==> flow/design.v <==
module SDRAM(clock,EnWData,EnRData,WData,BS,A,bar_CS,bar_RAS,bar_CAS,bar_WE,RData,Addr_4);
input [1:0]BS;
input [9:0]A;
input bar_CS,bar_RAS,bar_CAS,bar_WE,EnWData,EnRData,clock;
input [31:0]WData;
wire bar_CS,bar_RAS,bar_CAS,bar_WE,EnWData,EnRData,clock;
wire [1:0]BS;
wire [9:0]A;
wire [31:0]WData;
output [31:0]RData;
output [3:0]Addr_4;
reg [31:0]Bank_0[0:8];
reg [31:0]Bank_1[0:8];
reg [31:0]Bank_2[0:8];
reg [31:0]Bank_3[0:8];
reg [31:0]RData;
reg [3:0]Addr_4;
always @(posedge clock)
begin
	if(EnWData) 
	begin
		if(BS == 2'b00)
		begin
			Bank_0[Addr_4] <= WData;
			Addr_4 = Addr_4 + 1;
		end
		else if(BS == 2'b01)
		begin
			Bank_1[Addr_4] <= WData;
			Addr_4 = Addr_4 + 1;
		end
		else if(BS == 2'b10)
		begin
			Bank_2[Addr_4] <= WData;
			Addr_4 = Addr_4 + 1;
		end
		else if(BS == 2'b11)
		begin
			Bank_3[Addr_4] <= WData;
			Addr_4 = Addr_4 + 1;
		end
	end
	else if(EnRData) 
	begin
		if(BS == 2'b00)
		begin
			RData <= Bank_0[Addr_4];
			Addr_4 = Addr_4 + 1;
		end
		else if(BS == 2'b01)
		begin
			RData <= Bank_1[Addr_4];
			Addr_4 = Addr_4 + 1;
		end
		else if(BS == 2'b10)
		begin
			RData <= Bank_2[Addr_4];
			Addr_4 = Addr_4 + 1;
		end
		else if(BS == 2'b11)
		begin
			RData <= Bank_3[Addr_4];
			Addr_4 = Addr_4 + 1;
		end
	end
	else
	begin
		Addr_4 = 4'b0;
	end
end
endmodule
### Tool chain data of SDRAM

Tool output for the design above, in the order of the flow.
Line numbers count from 1 in the design file above.
Library cell names are shortened.
Not given: --

| inputs | value |
|---|---|
| top module | SDRAM |
| clock | clock |
| library | sky130hd |
| corner | tt_025C_1v80 |

### Word-level counts

Counts by Yosys on the flattened word-level netlist (proc, flatten, opt, wreduce; memories kept). Print and check cells are left out. Cells with the same type and inputs are merged into one.
Yosys's memory passes give these memory sizes; they may raise the number of words (mostly to a power of two), join words into wider ones and drop unused or constant bits.

| word-level totals | value |
|---|---|
| memory cells | 4 |
| bits in writable memories | 1152 |
| input port bits | 51 |
| word-level cells | 66 |
| flip-flop bits (word level) | 36 |
| word width x clocked read ports | 128 |
| output and inout bits | 36 |

| cells by class | value |
|---|---|
| bitwise logic cells | 1 |
| $add $sub $neg | 1 |
| reductions and logical operators | 3 |
| equal/unequal tests | 3 |
| multiplexer cells | 52 |

Memories:

| name | depth | width | rd ports | wr ports | RTL line | source |
|---|---|---|---|---|---|---|
| Bank_0 | 9 | 32 | 1 | 1 | 12 | `reg [31:0]Bank_0[0:8];` |
| Bank_1 | 9 | 32 | 1 | 1 | 13 | `reg [31:0]Bank_1[0:8];` |
| Bank_2 | 9 | 32 | 1 | 1 | 14 | `reg [31:0]Bank_2[0:8];` |
| Bank_3 | 9 | 32 | 1 | 1 | 15 | `reg [31:0]Bank_3[0:8];` |

Operators with widths:

| operator | count |
|---|---|
| two-way mux 32 bit | 18 |
| two-way mux 4 bit | 20 |
| two-way mux 1 bit | 14 |
| equality test 2 bit with constant B | 2 |
| adder 4 x 1 -> 4 bit with constant B | 1 |
| nonzero test 4 bit | 1 |
| AND reduction 3 bit | 1 |
| equality test 2 x 1 -> 1 bit with constant B | 1 |
| zero test 2 bit | 1 |
| NOT 1 bit | 1 |

### Depth

Yosys ltp: most cells in a row. Word level: on the elaborated netlist, between registers, memories and ports. Mapped: between sequential cells and ports; inverters and the memories' decode and read muxes count.

| logic depth | value |
|---|---|
| word-level depth | 7 |
| ABC_AREA | 1 |
| gate-level depth with buffers | 14 |
| mapped depth without buffers | 10 |

### After synthesis

The flow's flattened synthesis, as Yosys stat reports it; memories are mapped. The netlist is that of the ABC_AREA named above (0 if unset); the other value can give another one.

Cell types:

| cell type | count | area in all (um^2) |
|---|---|---|
| edfxtp_1 | 1184 | 3.56E+04 |
| nand2_1 | 1023 | 3.84E+03 |
| nand3_1 | 480 | 2.4E+03 |
| nor2_1 | 521 | 1.96E+03 |
| o21ai_0 | 246 | 1.23E+03 |
| buf_2 | 81 | 405.389 |
| inv_1 | 89 | 334.07 |
| clkbuf_1 | 78 | 292.781 |
| o21ai_1 | 51 | 255.245 |
| buf_6 | 17 | 191.434 |
| a21oi_1 | 37 | 185.178 |
| buf_4 | 21 | 157.651 |
| buf_1 | 27 | 101.347 |
| dfxtp_1 | 4 | 80.077 |
| nand4_1 | 10 | 62.56 |
| o22ai_1 | 10 | 62.56 |
| ha_1 | 4 | 50.048 |
| nand3b_1 | 5 | 37.536 |

Not listed: further types 7, cells in them 11.

| synthesis totals | value |
|---|---|
| mapped cells | 3899 |
| buffers | 226 |
| sequential area | 35634.2 um^2 |
| synthesis area | 47284.1 um^2 |
| mapped flip-flops | 1188 |

### Path before layout

Path of least setup slack by OpenSTA after synthesis, without wires, with an ideal clock, recovery checks aside; 20% of the period is set as input and as output delay. Where synthesis merged equal registers, the netlist keeps one of their names.

| timing after synthesis | value |
|---|---|
| path kind | input -> register |
| start | in BS[0] |
| end | mem Bank_1[4][0] |
| driving pins on the path | 6 |
| launch time at the first pin | 0.634 ns |
| required time | 2.749 ns |
| setup time | 0.421 ns |
| data arrival time | 2.956 ns |
| buffers on the path | 2 |
| external input delay | 0.634 ns |
| setup slack | -0.207 ns |
| period | 3.17 ns |
| path delay | 2.743 ns |
| synthesis period reached | 3.377 ns |

"path delay" is the arrival time less input delay plus setup time.
"driving pins on the path": output pins that drive a net of the path, with the launching flip-flop's if there is one; two outputs of one cell count as two.
"synthesis period reached" is the clock period less the worst setup slack; recovery checks do not enter. This is arithmetic on one report: input and output delays are still those of the set period (20% each).
The rows between start and end are the longest chain of elaborated cells between them; the timing report does not say that the signal goes this way. Where chains are equally long, one stands for them.
Each line given opens the expression or statement behind the cell; cells for indexed reads and writes are added by Yosys, which also makes memories of some case tables.
The path ends at the enable pin of a flip-flop; only ways to that pin are counted.

| on the way, after synthesis | value |
|---|---|
| cell sequence | buf_2 -> inv_1 -> nor2_1 -> buf_2 -> nand2_1 -> nor2_1 |
| cells in the longest elaborated chain | 4 |
| elaborated cells on any way between the ends | 8 |
| classes of those cells | 1 x eq/ne; 6 x mux; 1 x reduce/logical |

RTL lines, path after synthesis:

| what | RTL line | source |
|---|---|---|
| start: declaration | 2 | `input [1:0]BS;` |
| equality test 2 x 1 -> 1 bit | 27 | `else if(BS == 2'b01)` |
| two-way mux 4 bit | 27 |  |
| two-way mux 4 bit | 22 | `if(BS == 2'b00)` |
| two-way mux 4 bit | 20 | `if(EnWData)` |
| end: declaration | 13 | `reg [31:0]Bank_1[0:8];` |

### Worst path after layout

From the final timing report of run A: the path of least setup slack in the routed layout; clock arrival at registers is part of the times.

| timing post-layout | value |
|---|---|
| path kind | register -> register |
| start | reg (name not given) |
| end | reg RData[8] |
| required time | 2.91 ns |
| buffers on the path | 3 |
| data arrival time | 2.86 ns |
| setup time | 0.24 ns |
| launch time at the first pin | 0.73 ns |
| driving pins on the path | 14 |
| setup slack | 0.05 ns |
| period | 2.44 ns |

A register here has more assigning lines than the two given.

| on the way, post-layout | value |
|---|---|
| cell sequence | dfxtp_4 -> buf_4 -> inv_8 -> buf_16 -> buf_4 -> nor2_1 -> o21ai_0 -> nand2_1 -> nand2_1 -> nand3_1 -> nand2_1 -> nand2_1 -> inv_1 -> nand2_1 |

RTL lines, path post-layout:

| what | RTL line | source |
|---|---|---|
| end: assignment | 47 | `RData <= Bank_0[Addr_4];` |
| end: assignment | 52 | `RData <= Bank_1[Addr_4];` |
| end: declaration | 10 | `output [31:0]RData;` |

Chain of elaborated cells between the ends: none given.

Ticket comment

SDRAM through Yosys and OpenROAD on sky130hd: 2 stored runs, unordered, with their settings and measured results. The constraints put input and output delay at 20% of the set period each and load the outputs with 0.01 pF.
"reached clock period" is the run's clock period less its worst setup slack. It is reckoned from that one timing run; input and output delays stay at 20% of the period that was set.
"worst path time" is the time allowed to the run's worst setup path (the clock period less input and output delay, where it has them) less its slack. Clock arrival times count: a late capture clock shortens it, a late launch clock lengthens it.
"total power of the final layout" is the tool's figure for a default switching activity; nothing was simulated.
Settings: - = not set for that run.

| run | period_ns | CORE_UTILIZATION | PLACE_DENSITY | HOLD_SLACK_MARGIN | CORE_ASPECT_RATIO | CORE_MARGIN | CELL_PAD_IN_SITES_GLOBAL_PLACEMENT | ABC_AREA | GPL_ROUTABILITY_DRIVEN | CTS_CLUSTER_SIZE | SLEW_MARGIN | MIN_ROUTING_LAYER | CAP_MARGIN | PLACE_DENSITY_LB_ADDON | TNS_END_PERCENT | CTS_CLUSTER_DIAMETER | MAX_ROUTING_LAYER | die footprint (um^2) | utilization after routing (%) | reached clock period (ns) | worst path time (ns) | kind of the worst setup path | setup slack of the critical path (ns) | setup total negative slack (ns) | area of the standard cells in the finished layout (um^2) | post-route worst hold slack (ns) | synthesis area (um^2) | total power of the final layout (mW) |
|---|---|---|---|---|---|---|---|---|---|---|---|---|---|---|---|---|---|---|---|---|---|---|---|---|---|---|---|---|
| run A | 2.44 | 41 | 0.74 | 0.03 | 1.57 | 2 | 3 | 1 | 0 | 40 | 20 | met1 | 20 | - | - | - | - | 118130.0 | 49.1 | 2.391 | 2.39 | register -> register | 0.049 | 0.000 | 56324.0 | 0.398 | 47284.1 | 55.712 |
| run B | 3.63 | 53 | - | - | 0.79 | 7 | - | 0 | - | - | 20 | met2 | 15 | 0.15 | 45 | 170 | met4 | 95275.5 | 61.4 | 3.191 | 2.46 | register -> output | 0.439 | 0.000 | 52441.5 | 0.580 | 45990.4 | 34.393 |
